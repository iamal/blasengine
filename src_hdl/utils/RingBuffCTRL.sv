==> flow/design.v <==
package pkg_tpu;
	localparam int DEPTH_PIPE_FADD		= 5;
	localparam int DEPTH_PIPE_FMLT		= 6;
	localparam int WIDTH_DATA			= 32;
	localparam int NUM_ENTRY_REGFILE	= 64;
	localparam int WIDTH_ENTRY_REGFILE	= $clog2(NUM_ENTRY_REGFILE);
	localparam int WIDTH_INDEX 			= WIDTH_ENTRY_REGFILE;
	localparam int NUM_ENTRY_HAZARD		= 8;
	localparam int WIDTH_ENTRY_HAZARD	= $clog2(NUM_ENTRY_HAZARD);
	localparam int NUM_ACTIVE_INSTRS	= 16;
	localparam int WIDTH_ACTIVE_INSTRS	= $clog2(NUM_ACTIVE_INSTRS);
	localparam int WIDTH_STATE			= 4;
	localparam int INSTR_MEM_SIZE		= 1024;
	localparam int WIDTH_IMEM			= $clog2(INSTR_MEM_SIZE);
	localparam int IBUFF_SIZE			= 16;
	localparam int WIDTH_IBUFF			= $clog2(IBUFF_SIZE);
	localparam int SIZE_DATA_MEM		= 1024;
	localparam int WIDTH_SIZE_DMEM		= $clog2(SIZE_DATA_MEM);
	localparam int POS_MSB_DMEM_ADDR	= WIDTH_SIZE_DMEM;
	localparam int WIDTH_STRIDE			= $clog2((SIZE_DATA_MEM+1)/2);
	localparam int NUM_ENTRY_PUB_DOMAIN	= 32;
	localparam int WIDTH_CONSTANT		= 64-7-7*4-6-1;
	localparam int NUM_LANES			= 16;
	localparam int NUM_RF_ENTRY			= 64;
	localparam int NUM_ENTRY_NLZ_INDEX	= 64;
	localparam int BYPASS_BUFF_SIZE		= 16;
	localparam int NUM_ENTRY_RB_S		= 16;
	localparam int NUM_ENTRY_RB_V		= 8;
	typedef logic	[WIDTH_DATA-1:0]		data_t;
	typedef data_t	[NUM_LANES-1:0]			v_data_t;
	typedef data_t							const_t;
	typedef logic	[WIDTH_INDEX-1:0]		index_t;
	typedef logic	[WIDTH_IMEM-1:0]		i_address_t;
	typedef logic	[WIDTH_SIZE_DMEM-1:0]	address_t;
	typedef logic	[WIDTH_STRIDE-1:0]		stride_t;
	typedef logic	[WIDTH_STATE-1:0]		state_t;
	typedef logic	[WIDTH_ENTRY_HAZARD-1:0]issue_no_t;
	typedef issue_no_t [NUM_LANES-1:0]		v_issue_no_t;
	typedef logic	[NUM_ENTRY_REGFILE-1:0]	mask_t;
	typedef	logic							unit_no_t;
	typedef logic	[1:0]					no_t;
	typedef	data_t	[NUM_LANES-1:0]			lane_t;
	typedef	logic							s_ready_t;
	typedef	logic							s_grant_t;
	typedef	logic	[NUM_LANES-1:0]			v_ready_t;
	typedef	logic	[NUM_LANES-1:0]			v_grant_t;
	typedef	logic	[NUM_LANES-1:0]			commit_lane_t;
	typedef logic	[1:0]					cond_t;
	typedef struct packed {
		logic							Sel_Unit;
		logic		[1:0]				OpType;
		logic		[1:0]				OpClass;
		logic		[1:0]				OpCode;
	} op_t;
	typedef struct packed {
		unit_no_t						unit_no;
		no_t							no;
	} sel_t;
	typedef struct packed {
		logic							v;
		index_t							idx;
		sel_t							sel;
	} index_s_t;
	typedef struct packed {
		logic							v;
		logic							slice;
		index_t							idx;
		logic		[6:0]				sel;
		logic		[4:0]				path;
		sel_t							dst_sel;
		index_t							window;
		index_t							slice_len;
		logic							s;
	} dst_t;
	typedef struct packed {
		logic							v;
		logic							slice;
		index_t							idx;
		logic		[6:0]				sel;
		index_t							window;
		sel_t							src_sel;
		logic							s;
	} idx_t;
	typedef struct packed {
		logic							v;
		index_t							idx;
		sel_t							src_sel;
		data_t							data;
	} reg_idx_t;
	typedef logic 	[WIDTH_CONSTANT-1:0]	imm_t;
	typedef struct packed {
		op_t							op;
		dst_t							dst;
		idx_t							src1;
		idx_t							src2;
		idx_t							src3;
		index_t							slice_len;
		imm_t							imm;
		logic	[4:0]					path;
		logic							mread;
		logic							en_ii;
	} instruction_t;
	typedef struct packed {
		logic							v;
		instruction_t					instr;
	} instr_t;
	typedef struct packed {
		instr_t							instr;
		index_s_t						dst;
		index_s_t						src1;
		index_s_t						src2;
		index_s_t						src3;
		logic							br;
	} iw_t;
	typedef struct packed {
		logic							v;
		index_t							idx;
		data_t							data;
	} reg_t;
	typedef struct packed {
		logic							v;
		issue_no_t						issue_no;
		logic							commit;
		logic							opt;
	} commit_tab_t;
	typedef struct packed {
		logic							v;
		issue_no_t						issue_no;
		logic							commit;
		logic	[NUM_LANES-1:0]			en_lane;
	} commit_tab_v;
	typedef struct packed {
		instruction_t					instr;
		issue_no_t						issue_no;
	} command_t;
	typedef struct packed {
		logic							v;
		logic							idx_v1;
		logic							idx_v2;
		logic							idx_v3;
		index_t							idx1;
		index_t							idx2;
		index_t							idx3;
		data_t							data1;
		data_t							data2;
		data_t							data3;
		index_t							slice_len;
	} net_t;
	typedef struct packed {
		logic							req;
		address_t						len;
		stride_t						stride;
		address_t						base;
	} dmem_t;
	typedef struct packed {
		dmem_t							ld;
		dmem_t							st;
	} ldst_t;
	typedef ldst_t	[1:0]				s_ldst_t;
	typedef s_ldst_t [NUM_LANES-1:0]	v_ldst_t;
	typedef data_t	[1:0]				s_ldst_data_t;
	typedef s_ldst_data_t[NUM_LANES-1:0]v_ldst_data_t;
	typedef	logic						ob_t;
	typedef ob_t	[NUM_LANES-1:0]		v_1b_t;
	typedef logic	[1:0]				tb_t;
	typedef tb_t	[NUM_LANES-1:0]		v_2b_t;
	typedef instr_t						pipe_hazard_t;
	typedef struct packed {
		logic							v;
		command_t						command;
	} pipe_index_t;
	typedef struct packed {
		logic							v;
		command_t						command;
		idx_t							src1;
		idx_t							src2;
		idx_t							src3;
		idx_t							src4;
	} pipe_index_reg_t;
	typedef struct packed {
		logic							v;
		command_t						command;
		data_t							data1;
		data_t							data2;
		data_t							data3;
	} pipe_reg_t;
	typedef struct packed {
		logic							v;
		command_t						command;
		data_t							data1;
		data_t							data2;
		data_t							data3;
	} pipe_net_t;
	typedef struct packed {
		logic							v;
		command_t						command;
		data_t							data1;
		data_t							data2;
		data_t							data3;
	} pipe_exe_t;
	typedef struct packed {
		logic							v;
		op_t							op;
		dst_t							dst;
		index_t							slice_len;
		issue_no_t						issue_no;
		logic	[4:0]					path;
		logic							mread;
	} pipe_exe_tmp_t;
	typedef struct packed {
		logic							v;
		dst_t							dst;
		data_t							data;
		index_t							slice_len;
		issue_no_t						issue_no;
		logic	[4:0]					path;
	} pipe_exe_end_t;
	typedef struct packed {
		logic				v;
		issue_no_t			issue_no;
		v_1b_t				en_tpu;
		v_1b_t				commit;
	} v_commit_agg_t;
	typedef enum logic [2:0] {
		FSM_EXTERN_INIT			= 3'h0,
		FSM_EXTERN_RECV_STRIDE	= 3'h1,
		FSM_EXTERN_RECV_LENGTH	= 3'h2,
		FSM_EXTERN_RECV_BASE	= 3'h3,
		FSM_EXTERN_RECV_SET		= 3'h4,
		FSM_EXTERN_RUN			= 3'h5
	} fsm_extern_t;
	typedef enum logic [1:0] {
		FSM_EXTERN_ST_INIT		= 2'h0,
		FSM_EXTERN_ST_BUFF		= 2'h1,
		FSM_EXTERN_ST_NOTIFY	= 2'h2,
		FSM_EXTERN_ST_RUN		= 2'h3
	} fsm_extern_st_t;
	typedef enum logic [1:0] {
		FSM_EXTERN_LD_INIT		= 2'h0,
		FSM_EXTERN_LD_WAIT		= 2'h1,
		FSM_EXTERN_LD_NOTIFY	= 2'h2,
		FSM_EXTERN_LD_RUN		= 2'h3
	} fsm_extern_ld_t;
	typedef enum logic [1:0] {
		FSM_TPU_FE_INIT			= 2'h0,
		FSM_TPU_SCALAR			= 2'h1,
		FSM_TPU_SIMT			= 2'h2,
		FSM_TPU_INSTR			= 2'h3
	} fsm_frontend_t;
	typedef enum logic [1:0] {
		INDEX_ORIG				= 2'h0,
		INDEX_CONST				= 2'h1,
		INDEX_LANE				= 2'h2,
		INDEX_SIMT				= 2'h3
	} index_sel_t;
endpackage
module RingBuffCTRL
#(
	parameter int NUM_ENTRY		= 16,
	parameter int WIDTH_ENTRY	= $clog2(NUM_ENTRY)
)(
	input						clock,
	input						reset,
	input						I_We,				 
	input						I_Re,				 
	output	[WIDTH_ENTRY-1:0]	O_WAddr,			 
	output	[WIDTH_ENTRY-1:0]	O_RAddr,			 
	output						O_Full,				 
	output						O_Empty,			 
    output  [WIDTH_ENTRY:0]		O_Num				 
);
	localparam int WIDTH_BUFF	= $clog2(NUM_ENTRY);
    logic 	[WIDTH_BUFF:0]		W_WPtr;
    logic 	[WIDTH_BUFF:0]		W_RPtr;
    logic 	[WIDTH_BUFF+1:0]	W_CNT;
	logic						Full;
	logic						Empty;
    logic 	[WIDTH_BUFF:0]		R_WCNT;
    logic 	[WIDTH_BUFF:0]		R_RCNT;
    assign W_WPtr				= R_WCNT;
    assign W_RPtr				= R_RCNT;
    assign W_CNT				= R_WCNT - R_RCNT;
    assign O_WAddr				= W_WPtr[$clog2(NUM_ENTRY+1)-1:0];
	assign O_RAddr				= W_RPtr[$clog2(NUM_ENTRY+1)-1:0];
    assign O_Num        	    = ( W_CNT[WIDTH_BUFF+1] ) ?	R_WCNT - R_RCNT + NUM_ENTRY :
															W_CNT[WIDTH_BUFF:0];
	assign Full					= ( O_Num  == (NUM_ENTRY-2));
	assign Empty				= W_CNT[WIDTH_BUFF:0] == '0;
	assign O_Full				= Full;
	assign O_Empty				= Empty;
	always_ff @( posedge clock ) begin: ff_wcnt
		if ( reset ) begin
			R_WCNT			<= '0;
		end
		else if ( I_We ) begin
			if ( R_WCNT == ( NUM_ENTRY-1 ) ) begin
				R_WCNT  	<= '0;
			end
			else begin
				R_WCNT  	<= R_WCNT + 1'b1;
			end
		end
	end
	always_ff @( posedge clock ) begin: ff_rcnt
		if ( reset ) begin
			R_RCNT			<= '0;
		end
		else if  (( I_Re & ~Empty ) | ( I_Re & I_We & Empty )) begin
			if ( R_RCNT == ( NUM_ENTRY-1 ) ) begin
				R_RCNT  	<= '0;
			end
			else begin
				R_RCNT  	<= R_RCNT + 1'b1;
			end
		end
	end
endmodule
; ---- Tool chain data of RingBuffCTRL
; Tool output for the design above, in the order of the flow.
; Lines are those of the file above, counted from 1.
; Library cell names are shortened.
; Not given: n/a
[inputs]
top_module = RingBuffCTRL
clock_port = clock
lib = sky130hd
pvt_corner = tt_025C_1v80

; ---- After elaboration
; Source: Yosys, flattened and elaborated, memories not mapped. Widths are those after wreduce; folded enables and synchronous resets count as part of the registers. Registers that Yosys merges into a memory's read port (data or address) are not register bits. Print and check cells do not count.
[bits]
output_inout_bits = 15
wordCells = 19
regBits = 10
[classes]
reduce_and_logical = 1
mux = 3
n_addsub = 5
bitwise = 5
eq_ne = 3
[ops]
columns = op, count
row1 = 5-bit by 4-bit equality test with 1-bit output (second input constant), 3
row2 = 5-bit two-way mux, 3
row3 = 5-bit by 1-bit adder with 5-bit output (second input constant), 2
row4 = 5-bit by 5-bit subtractor with 6-bit output, 1
row5 = 5-bit subtractor, 1
row6 = 5-bit adder (second input constant), 1
row7 = 5-bit zero test, 1
row8 = 1-bit bitwise AND, 3
row9 = 1-bit bitwise OR, 1
row10 = 1-bit NOT, 1

; ---- Depth
; Longest topological path by Yosys (ltp), each cell counted once; first at word level (registers and memories cut), then after technology mapping (sequential cells cut; the memories' decode and read muxes count).
[logic_depth]
depth_word = 5
abc_area = 0
ltp_mapped = 11
mapped_depth_nobuf = 11

; ---- Netlist
; Yosys stat after the flow's synthesis: flattened, memories mapped to cells. It holds for the ABC_AREA given above (unset counts as 0); a run with the other value may have another netlist.
; The area totals of this step are shown rounded.
[by_type]
columns = type, count, area_total_um2
row1 = dfxtp_1, 10, 200.192
row2 = ha_1, 11, 137.632
row3 = buf_4, 8, 60.058
row4 = fa_1, 3, 60.058
row5 = inv_1, 16, 60.058
row6 = xor2_1, 5, 43.792
row7 = a21oi_1, 7, 35.034
row8 = nor2_1, 8, 30.029
row9 = xnor2_1, 3, 26.275
row10 = o21ai_0, 5, 25.024
row11 = nand2_1, 6, 22.522
row12 = or3_1, 3, 18.768
row13 = a31o_4, 1, 17.517
row14 = o21ai_4, 1, 16.266
row15 = mux2_4, 1, 15.014
row16 = nor3_1, 3, 15.014
row17 = a31oi_1, 2, 12.512
row18 = nand4_1, 2, 12.512
; Other cell types: 21; their cells: 22.
[mapped]
flip_flops = 10
n_buf = 11
area_um2 = 970
mapped_cells = 117

; ---- Timing after synthesis
; OpenSTA on the mapped netlist: ideal clock, no wires. The path of least setup slack (recovery checks aside). Input and output delay are each 20% of the period. Register names are those of the netlist, which keeps one name where synthesis merged equal registers.
[synth_path]
path_kind = register to output
start = register R_RCNT[1]
end = output O_Full
path_delay_ps = 2232
slack_ps = 472
out_delay_ps = 676
arrival_ps = 2232
clock_period_ps = 3380
driving_pins = 11
period_less_setup_slack_ps = 2908
; "path_delay_ps" is the arrival time less input delay plus setup time.
; At an output port there is no setup time.
; "driving_pins" counts driving pins, that of a launching flip-flop among them; a cell with two outputs on the path counts twice.
; "period_less_setup_slack_ps" = period - worst setup slack (recovery checks aside). The figure is calculated, with input and output delays left at 20% of the set period.
; The rows between start and end are the longest chain of elaborated cells between them; the timing report does not say that the signal goes this way. Where chains are equally long, one stands for them.
; A line is the first line of the expression or statement that the cell stems from. Yosys adds cells for indexed reads and writes and turns some case tables into memories.
; At most two assigning lines are given for a register; there are more.
[synth_between]
path_cell_list = dfxtp_1 inv_1 ha_1 ha_1 ha_1 a21oi_1 xor2_1 a32o_1 a21oi_1 and4_1 o211a_1
elab_chain_cells = 4
cells_between = 5
cone_classes = 3 x add/sub; 1 x eq/ne; 1 x mux
[synth_lines]
columns = element, line_no
row1 = start: declaration, 279  ; logic [WIDTH_BUFF:0] R_RCNT;
row2 = start: assignment, 306  ; R_RCNT <= '0;
row3 = start: assignment, 313  ; R_RCNT <= R_RCNT + 1'b1;
row4 = 5-bit subtractor, 285  ; assign O_Num = ( W_CNT[WIDTH_BUFF+1] ) ? R_WCNT - R_RCNT + NUM_ENTRY :
row5 = 5-bit adder, 285
row6 = 5-bit two-way mux, 285
row7 = 5-bit by 4-bit equality test with 1-bit output, 287  ; assign Full = ( O_Num == (NUM_ENTRY-2));
row8 = end: declaration, 268  ; output O_Full,

; ---- Worst path after layout
; Path of least setup slack in the final report of job 1 (OpenROAD, finished layout, wires in). Where an end is a register, its clock arrival counts in the times.
; The report prints the path's times to 10 ps; the period is as set.
[layout_path]
path_kind = register to output
start = register R_RCNT[2]
end = output O_Full
arrival_ps = 3110
driving_pins = 12
slack_ps = 190
out_delay_ps = 820
clock_period_ps = 4120
; The rows between start and end are the longest chain of elaborated cells between them; the timing report does not say that the signal goes this way. Where chains are equally long, one stands for them.
; At most two assigning lines are given for a register; there are more.
[layout_between]
path_cell_list = dfxtp_1 inv_1 ha_1 xor2_1 ha_1 a21oi_1 xor2_1 a32o_1 a21oi_1 and4_1 o211a_1 clkdlybuf4s50_1
elab_chain_cells = 4
cells_between = 5
cone_classes = 3 x add/sub; 1 x eq/ne; 1 x mux
[layout_lines]
columns = element, line_no
row1 = start: declaration, 279  ; logic [WIDTH_BUFF:0] R_RCNT;
row2 = start: assignment, 306  ; R_RCNT <= '0;
row3 = start: assignment, 313  ; R_RCNT <= R_RCNT + 1'b1;
row4 = 5-bit subtractor, 285  ; assign O_Num = ( W_CNT[WIDTH_BUFF+1] ) ? R_WCNT - R_RCNT + NUM_ENTRY :
row5 = 5-bit adder, 285
row6 = 5-bit two-way mux, 285
row7 = 5-bit by 4-bit equality test with 1-bit output, 287  ; assign Full = ( O_Num == (NUM_ENTRY-2));
row8 = end: declaration, 268  ; output O_Full,

; RingBuffCTRL through Yosys and OpenROAD on sky130hd: 2 stored runs, unordered, with their settings and measured results. The constraints put input and output delay at 20% of the set period each and load the outputs with 0.01 pF.
; "worst_path_time_ps": the worst setup path's part of the clock period (all of it between registers, 20% less for each end at a port) less its slack. A launch clock that arrives late makes it longer, a capture clock that arrives late makes it shorter.
; "final_power_mw" rests on the timing tool's default activity at the inputs, not on a simulated workload.
; "worst_path_time_ps" is known to 10 ps.
; Values from the reports are rounded here.

[job 1: settings]
period_ns = 4.12
CORE_UTILIZATION = 70
SETUP_SLACK_MARGIN = 0.03
PLACE_DENSITY = 0.95
CORE_ASPECT_RATIO = 1.32
CELL_PAD_IN_SITES_DETAIL_PLACEMENT = 0
TNS_END_PERCENT = 95
CTS_CLUSTER_DIAMETER = 118
CAP_MARGIN = 20
CORE_MARGIN = 2
SLEW_MARGIN = 20
[job 1: results]
final_power_mw = 0.39
finish.stdcell_area_um2 = 1100
finalUtil_frac = 0.88
synthesis_area_um2 = 970
fin_ws_ps = 190
hold_worst_slack_ps = 530
total_negative_slack_ps = 0
design.die.area_um2 = 1700
worst_path_time_ps = 3110
timing.worst_path_kind = register to output

[job 2: settings]
period_ns = 3.16
CORE_UTILIZATION = 50
SETUP_SLACK_MARGIN = 0.6
CORE_ASPECT_RATIO = 0.57
CELL_PAD_IN_SITES_DETAIL_PLACEMENT = 2
ABC_AREA = 0
GPL_ROUTABILITY_DRIVEN = 1
CTS_CLUSTER_DIAMETER = 162
MIN_ROUTING_LAYER = met1
MAX_ROUTING_LAYER = met5
CAP_MARGIN = 20
CORE_MARGIN = 2
SLEW_MARGIN = 20
[job 2: results]
outcome = incomplete, placement halted on DPL-0033
